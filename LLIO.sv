==> flow/design.v <==
module LLIO
(
	input         CLK_50M,
	input         ENABLE,         
	input         IO_LATCH_IN,    
	output        IO_LATCH_OUT,
	input         IO_DATA_IN,     
	output        IO_DATA_OUT,
	input         LLIO_SYNC,      
	output        LLIO_EN,        
	output [7:0]  LLIO_TYPE,      
	output [23:0] LLIO_BUTTONS,   
	output [47:0] LLIO_ANALOG     
);
enum bit [7:0] {
	LLIO_POLL               = 8'h00,  
	LLIO_STATUS             = 8'h01,  
	LLIO_PRESSURE_STATUS    = 8'h02,  
	LLIO_SET_MODES          = 8'h20,  
	LLIO_GET_MODES          = 8'h21,  
	LLIO_RUMBLE_CONST_START_FROM_PARMS = 8'h11,  
	LLIO_RUBMLE_CONST_END              = 8'h12,
	LLIO_RUMBLE_SINE_START_FROM_PARMS  = 8'h14,  
	LLIO_RUMBLE_SINE_END               = 8'h18,
	LLIO_RUMBLE_CONST_JOLT             = 8'h1A,
	LLIO_RUMBLE_SINE_JOLT              = 8'h1B,
	LLIO_RUMBLE_PARMS                  = 8'h1C  
} commands;
enum bit [7:0] {
	LLIO_ERROR_NODATA       = 8'h00,
	LLIO_ERROR_AP_NO_REPORT = 8'hFF
} errors;
enum bit [20:0] {
	TIME_POLL   = 21'd820000,  
	TIME_SETTLE = 21'd150,     
	TIME_WAIT   = 21'd500,     
	TIME_LEADIN = 21'd84,      
	TIME_BIT_H  = 21'd109,     
	TIME_BIT_R  = 21'd115,     
	TIME_SYNC_H = 21'd49,      
	TIME_SYNC_L = 21'd50       
} time_periods;
typedef enum bit [2:0] {
	READ_IDLE,
	READ_POLL,
	WRITE_STATUS,
	READ_STATUS,
	WRITE_SETUP,
	WRITE_MODES,
	READ_MODES
} execution_stage;
typedef enum bit [3:0] {
	STATE_IDLE,
	STATE_WRITE_START,
	STATE_WRITE,
	STATE_WRITE_END,
	STATE_READ_START,
	STATE_READ_WAIT,
	STATE_READ,
	STATE_READ_END
} execution_state;
logic [20:0]  cycle, count, poll_offset, poll_counter, sync_counter;
logic [31:0]  write_buffer;
logic [3:0]   write_length;
logic [2:0]   read_bit;  
logic [3:0]   read_byte;
logic [7:0]   read_buffer[13];
logic [3:0]   read_length;
logic [23:0]  lljs_buttons;
logic [47:0]  lljs_analog;
logic [7:0]   lljs_type;
logic [7:0]   lljs_modes;
reg   [20:0]  poll_time = TIME_POLL;
logic latch;
logic is_latched;
logic data_in, data_out;
logic enable;
logic old_sync, new_sync, old_data;
execution_stage stage = READ_IDLE;
execution_state state = STATE_IDLE;
assign LLIO_TYPE = lljs_type;
assign LLIO_BUTTONS = lljs_buttons;
assign LLIO_ANALOG = lljs_analog;
assign LLIO_EN = enable;
always_comb begin
	if (latch) begin
		IO_LATCH_OUT <= 1'b0;
		IO_DATA_OUT <= data_out;
	end else begin
		IO_LATCH_OUT <= 1'b1;
		IO_DATA_OUT <= 1'b1;
	end
end
always_ff @(posedge CLK_50M) begin
	if (ENABLE) begin
	old_sync <= new_sync;
	new_sync <= LLIO_SYNC;
	cycle <= cycle + 1'b1;
	if (~latch) begin
		is_latched <= ~IO_LATCH_IN;
		old_data <= data_in;
		data_in <= IO_DATA_IN;
	end
	if (~old_sync && new_sync) begin
		sync_counter <= 0;
		poll_time <= poll_counter - 21'd9500;  
		poll_counter <= 0;
	end else begin
		sync_counter <= sync_counter + 1'b1;
		poll_counter <= poll_counter + 1'b1;
	end
	if (stage == READ_POLL || stage == READ_STATUS)
		poll_offset <= poll_offset + 1'b1;
	case (state)
		STATE_IDLE: begin  
			if (is_latched) begin  
				enable <= 1'b1;
				cycle <= 0;
				count <= 0;
				read_byte <= 0;
				state <= STATE_READ_START;
			end else if (stage == WRITE_STATUS) begin  
				if (cycle > TIME_WAIT) begin
					cycle <= 0;
					state <= STATE_WRITE_START;
					stage <= READ_STATUS;
					read_length <= 'd13;
					write_buffer <= {24'd0, LLIO_STATUS};
				end
			end else if (stage == WRITE_MODES) begin
				if (cycle > TIME_WAIT) begin
					cycle <= 0;
					stage <= READ_MODES;
					read_length <= 1'd1;
					state <= STATE_WRITE_START;
					write_buffer <= {24'd0, LLIO_GET_MODES};
				end
			end else if (sync_counter >= (((poll_offset < (poll_time >> 1)) && enable) ?
				(poll_time - poll_offset) : poll_time)) begin  
				if (stage != READ_IDLE) begin  
					enable <= 1'b0;
					poll_offset <= 0;
					poll_time <= TIME_POLL;
					lljs_buttons <= 24'h0;
					lljs_type <= 8'h0;
					lljs_analog <= 48'h808080808080;
				end
				poll_offset <= 0;
				sync_counter <= 0;
				cycle <= 0;
				read_length <= 0;
				state <= STATE_WRITE_START;
				stage <= READ_POLL;
				write_buffer <= {24'd0, LLIO_POLL};
			end
		end
		STATE_WRITE_START: begin
			if (cycle == 0) begin
				data_out <= 1'b0; 
				latch <= 1'b1;  
				write_length <= 'h8;  
			end else if (cycle >= TIME_LEADIN) begin
				cycle <= 0;
				state <= STATE_WRITE;
			end
		end
		STATE_WRITE: begin
			if (write_length == 0) begin
				state <= STATE_WRITE_END;
				cycle <= 0;
			end else if (cycle == 'd0) begin  
				data_out <= 1'b1;
			end else if (cycle == TIME_BIT_H) begin  
				data_out <= ~write_buffer[0];
				write_buffer <= {1'b0, write_buffer[31:1]};
			end else if (cycle >= (TIME_BIT_R + TIME_BIT_H)) begin
				write_length <= write_length - 1'b1;
				cycle <= 0;
			end
		end
		STATE_WRITE_END: begin
			if (cycle == 0)
				data_out <= 1'b1;
			else if (cycle == TIME_SYNC_H)
				data_out <= 1'b0;
			else if (cycle == (TIME_SYNC_H + TIME_SYNC_L)) begin
				latch <= 1'b0;  
			end else if (cycle >= (TIME_SYNC_H + TIME_SYNC_L + TIME_SETTLE)) begin
				state <= STATE_IDLE;
				cycle <= 0;
			end
		end
		STATE_READ_START: begin
			if (cycle >= TIME_SETTLE && ~is_latched) begin  
				cycle <= 0;
				if (stage == READ_POLL)  
					stage <= WRITE_STATUS;
				state <= STATE_IDLE;
			end else if (count >= 'd10) begin  
				cycle <= 'd10;
				read_bit <= 3'h0;
				state <= STATE_READ;
			end else if (cycle >= TIME_LEADIN && data_in) begin  
				count <= count + 1'b1;
			end
		end
		STATE_READ_WAIT: begin  
			if (cycle > (TIME_SYNC_H + TIME_SYNC_L + 'd5) ||
				((cycle > 'd25) && ~old_data && data_in)) begin  
				cycle <= 0;
				read_bit <= 3'h0;
				state <= (read_byte >= read_length) ? STATE_READ_END : STATE_READ;
			end
		end
		STATE_READ: begin
			if (~is_latched) begin  
				cycle <= 0;
				state <= STATE_IDLE;
			end if (cycle == (TIME_BIT_H + (TIME_BIT_R >> 1))) begin  
				read_buffer[read_byte][read_bit] <= ~data_in;
				read_bit <= read_bit + 1'b1;
			end else if (cycle >= TIME_BIT_H + TIME_BIT_R) begin
				cycle <= 0;
				if (read_bit == 3'h0) begin  
					if (read_byte == 0) begin
						if (stage == READ_STATUS) begin
							lljs_type <= read_buffer[0];
						end else if (stage == READ_MODES) begin
							lljs_modes <= read_buffer[0];
						end
					end else if (read_byte == 'd3)
						lljs_buttons[23:0] <= {read_buffer[3], read_buffer[2], read_buffer[1]};
					else if (read_byte == 'd12) begin
						lljs_analog[47:0] <=
							{read_buffer[11], read_buffer[10], read_buffer[8],
							read_buffer[7], read_buffer[5], read_buffer[4]};
					end
					read_byte <= read_byte + 1'd1;
					state <= STATE_READ_WAIT;
				end
			end
		end
		STATE_READ_END: begin
			if (cycle >= TIME_WAIT) begin  
				if (stage == READ_STATUS) begin
					if (lljs_modes[7]) begin
						lljs_buttons[10] <= lljs_buttons[10] | (lljs_analog[15:8] < 'd50);
						lljs_buttons[11] <= lljs_buttons[10] | (lljs_analog[15:8] > 'd200);
						lljs_buttons[12] <= lljs_buttons[10] | (lljs_analog[7:0]  < 'd50);
						lljs_buttons[13] <= lljs_buttons[10] | (lljs_analog[7:0]  > 'd200);
					end
					stage <= WRITE_MODES;
				end else begin
					stage <= READ_IDLE;
				end
				cycle <= 0;
				state <= STATE_IDLE;
			end
		end
		default: begin
			cycle <= 0;
			count <= 0;
			stage <= READ_IDLE;
			state <= STATE_IDLE;
		end
	endcase
	end else begin
		latch <= 1'b0;
		enable <= 1'b0;
		lljs_analog <= 0;
		lljs_buttons <= 0;
		lljs_modes <= 0;
		lljs_type <= 0;
		state <= STATE_IDLE;
		stage <= READ_IDLE;
	end
end
endmodule
## From RTL to reports: LLIO

What the tools print for LLIO, step after step.
Lines are those of the file above, counted from 1.
The mark -- stands for no value.

| set-up | value |
|---|---|
| top module | LLIO |
| clock input | CLK_50M |
| cell library | sky130hd |
| library corner | tt_025C_1v80 |

## Word level

Counts by Yosys on the flattened word-level netlist (proc, flatten, opt, wreduce; memories kept). Register bits leave out memories and registers merged into their read ports (data or address). Print and check cells are left out. Cells with the same type and inputs are merged into one.
Yosys's memory passes give these memory sizes; they may raise the number of words (mostly to a power of two), join words into wider ones and drop unused or constant bits.

| cells by class | value |
|---|---|
| add/subtract/negate cells | 10 |
| magnitude comparators | 16 |
| equal/unequal tests | 69 |
| shift operators | 2 |
| multiplexer cells | 217 |
| bitwise logic cells | 15 |
| reductions and logical operators | 43 |

Operators by type and width:

| operator | count |
|---|---|
| two-way mux 21 bit | 46 |
| two-way mux 48 bit | 11 |
| two-way mux 32 bit | 9 |
| parallel mux 21 bit (select 8 bit) | 1 |
| two-way mux 10 bit | 15 |
| two-way mux 4 bit | 37 |
| two-way mux 8 bit | 16 |
| adder 21 x 1 -> 21 bit (second input constant) | 5 |
| parallel mux 48 bit (select 2 bit) | 1 |
| != test 2 bit (second input constant) | 42 |
| parallel mux 32 bit (select 2 bit) | 1 |
| greater-or-equal comparator 21 x 8 -> 1 bit (second input constant) | 3 |
| parallel mux 21 bit (select 3 bit) | 1 |
| two-way mux 1 bit | 51 |
| == test 21 x 7 -> 1 bit (second input constant) | 2 |
| two-way mux 3 bit | 14 |
| parallel mux 10 bit (select 2 bit) | 2 |
| AND reduction 11 bit | 3 |
| parallel mux 4 bit (select 8 bit) | 1 |
| AND reduction 6 bit | 5 |
| subtractor 21 x 14 -> 21 bit (second input constant) | 1 |
| < comparator 21 x 20 -> 1 bit | 1 |
| subtractor 21 bit | 1 |
| greater-or-equal comparator 21 bit | 1 |
| greater-or-equal comparator 21 x 4 -> 1 bit (second input constant) | 1 |
| greater-than comparator 21 x 5 -> 1 bit (second input constant) | 1 |
| == test 21 x 6 -> 1 bit (second input constant) | 1 |
| greater-or-equal comparator 21 x 7 -> 1 bit (second input constant) | 1 |

Not listed: further kinds 48, cells in them 98.

| word-level totals | value |
|---|---|
| register bits after elaboration | 276 |
| bits in writable memories | 128 |
| memories kept | 1 |
| input port bits | 5 |
| output and inout port bits | 83 |
| elaborated cells | 403 |

Memories:

| memory | words | bits a word | RTL line | text |
|---|---|---|---|---|
| read_buffer | 16 | 8 | 67 | `logic [7:0]   read_buffer[13];` |

## Longest topological paths

Depth = most cells in a row (Yosys ltp): at word level without a register or memory, in the mapped netlist without a sequential cell, where the memories' decode and read muxes count.

| logic depth | value |
|---|---|
| depth in word-level cells | 9 |
| ABC_AREA | 1 |
| mapped depth | 28 |
| mapped depth without buffers | 26 |

## Netlist

Yosys stat after the flow's synthesis: flattened, memories mapped to cells. It holds for the ABC_AREA given above (unset counts as 0); a run with the other value may have another netlist.
Totals and module areas in this step are rounded.

Cell types:

| cell type | count | total area (um^2) |
|---|---|---|
| sky130_fd_sc_hd__edfxtp_1 | 231 | 6.94E+03 |
| sky130_fd_sc_hd__nand2_1 | 501 | 1.88E+03 |
| sky130_fd_sc_hd__dfxtp_1 | 90 | 1.8E+03 |
| sky130_fd_sc_hd__nor2_1 | 385 | 1.45E+03 |
| sky130_fd_sc_hd__inv_1 | 339 | 1,272.47 |
| sky130_fd_sc_hd__ha_1 | 84 | 1.05E+03 |
| sky130_fd_sc_hd__a21oi_1 | 139 | 695.667 |
| sky130_fd_sc_hd__nand3_1 | 106 | 530.509 |
| sky130_fd_sc_hd__o21ai_0 | 97 | 485.466 |
| sky130_fd_sc_hd__nand4_1 | 69 | 431.664 |
| sky130_fd_sc_hd__xor2_1 | 49 | 429.162 |
| sky130_fd_sc_hd__nor3_1 | 65 | 325.312 |
| sky130_fd_sc_hd__clkbuf_1 | 37 | 138.883 |
| sky130_fd_sc_hd__o211ai_1 | 17 | 127.622 |
| sky130_fd_sc_hd__nor3_2 | 12 | 120.115 |
| sky130_fd_sc_hd__nand3_2 | 10 | 100.096 |
| sky130_fd_sc_hd__xnor2_1 | 11 | 96.342 |
| sky130_fd_sc_hd__buf_2 | 19 | 95.091 |

Other cell types: 38; their cells: 147.

| synthesis totals | value |
|---|---|
| cells in the netlist | 2,408 |
| chip area (Yosys) | 19,000 um^2 |
| area of sequential cells | 8,738 um^2 |
| mapped flip-flops | 321 |
| buffers | 68 |

## Path before layout

Path of least setup slack by OpenSTA after synthesis, without wires, with an ideal clock, recovery checks aside; 20% of the period is set as input and as output delay. Where synthesis merged equal registers, the netlist keeps one of their names.

| path after synthesis | value |
|---|---|
| kind | in2reg |
| from | in ENABLE |
| to | reg count[0] |
| period | 5.9 ns |
| external input delay | 1.180 ns |
| setup time | 0.453 ns |
| launch time at the first pin | 1.180 ns |
| data arrival time | 3.851 ns |
| data required time | 5.447 ns |
| path slack | 1.597 ns |
| path delay | 3.124 ns |
| stages | 3 |
| buffers on the path | 1 |
| period reached after synthesis | 4.303 ns |

"path delay" is the arrival time less input delay plus setup time.
"stages": output pins that drive a net of the path, with the launching flip-flop's if there is one; two outputs of one cell count as two.
"period reached after synthesis" is the clock period less the worst setup slack; recovery checks do not enter. This is arithmetic on one report: input and output delays are still those of the set period (20% each).
Between the ends stands the longest chain of elaborated cells between them, by number of cells; it is not shown to be the way that was timed. Of several equally long chains one is given.
Each line given opens the expression or statement behind the cell; cells for indexed reads and writes are added by Yosys, which also makes memories of some case tables.
A register here has more assigning lines than the two given.

| between the ends, after synthesis | value |
|---|---|
| path through | sky130_fd_sc_hd__clkbuf_1 > sky130_fd_sc_hd__o21ai_0 > sky130_fd_sc_hd__nor4_1 |
| cells in the longest elaborated chain | 1 |
| elaborated cells between the ends (all ways) | 1 |
| source lines of those cells | 0 |
| classes of those cells | reduce/logical: 1 |

RTL lines, path after synthesis:

| what | RTL line | text |
|---|---|---|
| from (decl) | 4 | `input ENABLE,` |
| AND reduction 6 bit | -- |  |
| to (assign) | 119 | `count <= 0;` |
| to (assign) | 204 | `count <= count + 1'b1;` |
| to (decl) | 62 | `logic [20:0]  cycle, count, poll_offset, poll_counter, sync_counter;` |

## Worst path after layout

Path of least setup slack in the final report of stored run 1 (OpenROAD, finished layout, wires in). Where an end is a register, its clock arrival counts in the times.

| path after layout | value |
|---|---|
| kind | reg2reg |
| from | reg poll_offset[4] |
| to | reg state[1] |
| period | 4.42 ns |
| setup time | 0.14 ns |
| launch time at the first pin | 0.56 ns |
| data arrival time | 4.19 ns |
| data required time | 4.81 ns |
| path slack | 0.62 ns |
| stages | 25 |
| buffers on the path | 3 |

Between the ends stands the longest chain of elaborated cells between them, by number of cells; it is not shown to be the way that was timed. Of several equally long chains one is given.
A register here has more assigning lines than the two given.

| between the ends, after layout | value |
|---|---|
| path through | sky130_fd_sc_hd__edfxtp_1 > sky130_fd_sc_hd__buf_4 > sky130_fd_sc_hd__inv_1 > sky130_fd_sc_hd__ha_2 > sky130_fd_sc_hd__a21oi_2 > sky130_fd_sc_hd__o21ai_1 > sky130_fd_sc_hd__nand2_1 > sky130_fd_sc_hd__nand3_2 > sky130_fd_sc_hd__a21oi_2 > sky130_fd_sc_hd__xor2_1 > sky130_fd_sc_hd__nand2_1 > sky130_fd_sc_hd__o21ai_2 > sky130_fd_sc_hd__ha_4 > sky130_fd_sc_hd__nand2_2 > sky130_fd_sc_hd__inv_1 > sky130_fd_sc_hd__nand2_1 > sky130_fd_sc_hd__nand2_1 > sky130_fd_sc_hd__nand2_2 > sky130_fd_sc_hd__nand2_2 > sky130_fd_sc_hd__nor2_4 > sky130_fd_sc_hd__nand4_1 > sky130_fd_sc_hd__buf_4 > sky130_fd_sc_hd__buf_6 > sky130_fd_sc_hd__nand4_1 > sky130_fd_sc_hd__a21oi_2 |
| cells in the longest elaborated chain | 9 |
| elaborated cells between the ends (all ways) | 12 |
| source lines of those cells | 6 |
| classes of those cells | add/sub: 1; compare: 2; eq/ne: 1; mux: 6; reduce/logical: 2 |

RTL lines, path after layout:

| what | RTL line | text |
|---|---|---|
| from (decl) | 62 | `logic [20:0]  cycle, count, poll_offset, poll_counter, sync_counter;` |
| from (assign) | 113 | `poll_offset <= poll_offset + 1'b1;` |
| from (assign) | 142 | `poll_offset <= 0;` |
| < comparator 21 x 20 -> 1 bit | 138 | `end else if (sync_counter >= (((poll_offset < (poll_time >> 1)) && enable) ?` |
| logical AND 1 bit | 138 |  |
| two-way mux 21 bit | 138 |  |
| greater-or-equal comparator 21 bit | 138 |  |
| two-way mux 4 bit | 138 |  |
| two-way mux 4 bit | 130 | `end else if (stage == WRITE_MODES) begin` |
| two-way mux 4 bit | 122 | `end else if (stage == WRITE_STATUS) begin` |
| two-way mux 4 bit | 116 | `if (is_latched) begin` |
| parallel mux 4 bit (select 8 bit) | 114 | `case (state)` |
| to (assign) | 121 | `state <= STATE_READ_START;` |
| to (assign) | 212 | `state <= (read_byte >= read_length) ? STATE_READ_END : STATE_READ;` |
| to (decl) | 80 | `execution_state state = STATE_IDLE;` |

# Flow runs of LLIO

2 stored runs of LLIO in the flow (synthesis by Yosys, layout by OpenROAD, sky130hd cells), in arbitrary order. Constraints: input delay and output delay 20% of the set period each, output load 0.01 pF.
"clock period achieved": clock period set for the run, less the worst setup slack. It is reckoned from that one timing run; input and output delays stay at 20% of the period that was set.
"power": no workload was simulated; the value follows from the tool's default switching activity.
Results are given in rounded form.

#### Stored run 1

| setting | value |
|---|---|
| period_ns | `4.42` |
| CORE_UTILIZATION | `15` |
| SETUP_SLACK_MARGIN | `0.7` |
| PLACE_DENSITY | `0.55` |
| ABC_AREA | `1` |
| GPL_TIMING_DRIVEN | `1` |
| MIN_ROUTING_LAYER | `met1` |
| MAX_ROUTING_LAYER | `met5` |
| CAP_MARGIN | `20` |
| CORE_MARGIN | `2` |
| SLEW_MARGIN | `20` |

| result | value |
|---|---|
| clock period achieved | 3.800 ns |
| lowest hold slack | 0.457 ns |
| cell area after synthesis | 19,000 um^2 |
| standard-cell area of the final layout | 24,910 um^2 |
| worst setup slack after layout | 0.620 ns |
| overall die area | 129,500 um^2 |
| power | 9,875 µW |

#### Stored run 2

| setting | value |
|---|---|
| period_ns | `5.68` |
| CAP_MARGIN | `20` |
| CORE_MARGIN | `2` |
| CORE_UTILIZATION | `40` |
| SLEW_MARGIN | `20` |

| result | value |
|---|---|
| clock period achieved | 5.115 ns |
| lowest hold slack | 0.448 ns |
| cell area after synthesis | 17,250 um^2 |
| standard-cell area of the final layout | 19,750 um^2 |
| worst setup slack after layout | 0.565 ns |
| overall die area | 44,810 um^2 |
| power | 5,881 µW |
